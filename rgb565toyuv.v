==> flow/design.v <==
module rgb_to_ycbcr(
 input clk,
 input rst_n,
 input [15 : 0] rgb565,
 input i_h_sync,
 input i_v_sync,
 input i_data_en,
 output o_y_clk,
 output [7 : 0] o_y_8b,
 output [7 : 0]o_cb_8b,
 output [7 : 0]o_cr_8b,
 output o_h_sync,
 output o_v_sync, 
 output o_data_en 
);
wire [7:0] R0;
wire [7:0] G0;
wire [7:0] B0;
assign R0 = {rgb565[15:11],rgb565[13:11]};  
assign G0 = {rgb565[10: 5],rgb565[ 6: 5]};  
assign B0 = {rgb565[ 4: 0],rgb565[ 2: 0]};  
assign o_y_clk = clk;
reg [15:0] R1;
reg [15:0] R2;
reg [15:0] R3;
reg [15:0] G1;
reg [15:0] G2;
reg [15:0] G3;
reg [15:0] B1;
reg [15:0] B2;
reg [15:0] B3;
reg [15:0] Y1 ;
reg [15:0] Cb1;
reg [15:0] Cr1;
reg [7:0] Y2 ;
reg [7:0] Cb2;
reg [7:0] Cr2;
always @(posedge clk or negedge rst_n) begin
    if(!rst_n)begin
        {R1,G1,B1} <= {16'd0, 16'd0, 16'd0};
        {R2,G2,B2} <= {16'd0, 16'd0, 16'd0};
        {R3,G3,B3} <= {16'd0, 16'd0, 16'd0};
    end
    else begin
        {R1,G1,B1} <= { {R0 * 16'd77},  {G0 * 16'd150}, {B0 * 16'd29 } };
        {R2,G2,B2} <= { {R0 * 16'd43},  {G0 * 16'd85},  {B0 * 16'd128} };
        {R3,G3,B3} <= { {R0 * 16'd128}, {G0 * 16'd107}, {B0 * 16'd21 } };
    end
end
always @(posedge clk or negedge rst_n) begin
    if(!rst_n)begin
        Y1  <= 16'd0;
        Cb1 <= 16'd0;
        Cr1 <= 16'd0;
    end
    else begin
        Y1  <= R1 + G1 + B1;
        Cb1 <= B2 - R2 - G2 + 16'd32768;  
        Cr1 <= R3 - G3 - B3 + 16'd32768;  
    end
end
always @(posedge clk or negedge rst_n) begin
    if(!rst_n)begin
        Y2  <= 8'd0;
        Cb2 <= 8'd0;
        Cr2 <= 8'd0;
    end
    else begin
        Y2  <= Y1[15:8];  
        Cb2 <= Cb1[15:8];
        Cr2 <= Cr1[15:8];
    end
end
assign o_y_8b = Y2;  
assign o_cb_8b = Cb2;
assign o_cr_8b = Cr2;
reg [2:0] RGB_de_r	 ;
reg [2:0] RGB_hsync_r;
reg [2:0] RGB_vsync_r;
always @(posedge clk or negedge rst_n) begin
    if(!rst_n) begin
        RGB_de_r    <= 3'b0;
        RGB_hsync_r <= 3'b0;
        RGB_vsync_r <= 3'b0;
    end
    else begin  
        RGB_de_r    <= {RGB_de_r[1:0],    i_data_en};
        RGB_hsync_r <= {RGB_hsync_r[1:0], i_h_sync};
        RGB_vsync_r <= {RGB_vsync_r[1:0], i_v_sync};
    end
end
assign o_data_en = RGB_de_r	  [2];
assign o_h_sync  = RGB_hsync_r[2];
assign o_v_sync  = RGB_vsync_r[2];
endmodule
# Step by step through the tools: rgb_to_ycbcr
# The steps from the RTL of rgb_to_ycbcr to its reports follow in flow order.
# Line numbers count from 1 in the design file above.
# The mark -- stands for no value.
# design
top	rgb_to_ycbcr
clock	clk
library	sky130hd
lib_corner	tt_025C_1v80

# Elaborated design
# Counts by Yosys on the flattened word-level netlist (proc, flatten, opt, wreduce; memories kept). Register bits leave out memories and registers merged into their read ports (data or address); mux counts leave out enables and synchronous resets folded into registers. Print and check cells are left out. Cells with the same type and inputs are merged into one.
# bits
n_memories	0
latch_bits	0
ram_bits	0
clocked_rd_ports_x_width	0
mem_bits_ro	0
register_bits	197
out_inout_bits	28
elab_cells	33
# op_classes
n_div	0
n_eq	0
mul	7
n_cmp	0
bitwise	0
n_addsub	8
shift	0
n_reduce_logical	0
n_mux	0
# op_table
op	count
multiplier 8 x 7 -> 15 bit (second input constant)	4
multiplier 8 x 5 -> 13 bit (second input constant)	2
multiplier 8 x 6 -> 14 bit (second input constant)	1
adder 16 bit (second input constant)	2
subtractor 15 x 14 -> 16 bit	1
subtractor 15 x 15 -> 16 bit	1
adder 15 x 16 -> 16 bit	1
adder 16 x 13 -> 16 bit	1
subtractor 16 x 13 -> 16 bit	1
subtractor 16 x 15 -> 16 bit	1

# Depth
# Depth = most cells in a row (Yosys ltp): at word level without a register or memory, in the mapped netlist without a sequential cell, where the memories' decode and read muxes count.
# logic_depth
word_depth	3
ABC_AREA	0
mapped_depth	15
ltp_nobuf	15

# Netlist
# Yosys stat after the flow's synthesis: flattened, memories mapped to cells. It holds for the ABC_AREA given above (unset counts as 0); a run with the other value may have another netlist.
# synth_totals
mapped_area_um2	11329.6
seq_area_um2	3778.6
ffs	151
mapped_cells	1014
# types
cell	count
sky130_fd_sc_hd__dfrtp_1	151
sky130_fd_sc_hd__ha_1	241
sky130_fd_sc_hd__fa_1	68
sky130_fd_sc_hd__inv_1	175
sky130_fd_sc_hd__xnor2_1	61
sky130_fd_sc_hd__a21oi_1	47
sky130_fd_sc_hd__xor2_1	26
sky130_fd_sc_hd__a21o_1	20
sky130_fd_sc_hd__o21ai_0	28
sky130_fd_sc_hd__nor2_1	34
sky130_fd_sc_hd__nand2_1	23
sky130_fd_sc_hd__o21bai_1	11
sky130_fd_sc_hd__nor2b_1	13
sky130_fd_sc_hd__nor3_1	16
sky130_fd_sc_hd__o21a_1	10
sky130_fd_sc_hd__o211ai_1	7
sky130_fd_sc_hd__nand3_1	9
sky130_fd_sc_hd__or4b_1	4
# Other cell types: 33; their cells: 70.

# Stored flow runs of rgb_to_ycbcr (2 of them; Yosys, OpenROAD, sky130hd). They differ in their settings and are not a sequence. Constraints: input delay and output delay 20% of the set period each, output load 0.01 pF.
# "achieved_period_ns" means the clock period less the worst setup slack. The figure is calculated, with input and output delays left at 20% of the set period.
# "worstPathTime_ns" = time allowed to the worst setup path (clock period - input delay - output delay, where it has them) - its slack; a late launch clock adds to it, a late capture clock takes from it.
# Among the settings, n/a means not set for that run.
# Among the results, n/a means that no value is shown for the run.
run name	period_ns	CORE_UTILIZATION	PLACE_DENSITY	CORE_ASPECT_RATIO	CELL_PAD_IN_SITES_GLOBAL_PLACEMENT	TNS_END_PERCENT	CTS_CLUSTER_DIAMETER	CAP_MARGIN	MIN_ROUTING_LAYER	CORE_MARGIN	SLEW_MARGIN	SETUP_SLACK_MARGIN	PLACE_DENSITY_LB_ADDON	ABC_AREA	GPL_ROUTABILITY_DRIVEN	synth_area_um2	dieArea_um2	final_stdcell_area_um2	util_pct	ws_setup_ns	tns_ns	ws_hold_ns	achieved_period_ns	worstPathTime_ns	worst_path_kind
record 1	4.29	53	0.66	1.42	3	20	59	5	met1	2	20	n/a	n/a	n/a	n/a	n/a	n/a	n/a	n/a	n/a	n/a	n/a	n/a	n/a	n/a
record 2	2.49	15	n/a	0.68	3	50	273	30	n/a	2	20	-0.07	0.15	1	0	12728.5	87247.0	18646.6	22.1	-0.274	-3.702	0.206	2.764	2.27	input port to flip-flop
# Record 1: no final report: placement broke off with GPL-0301
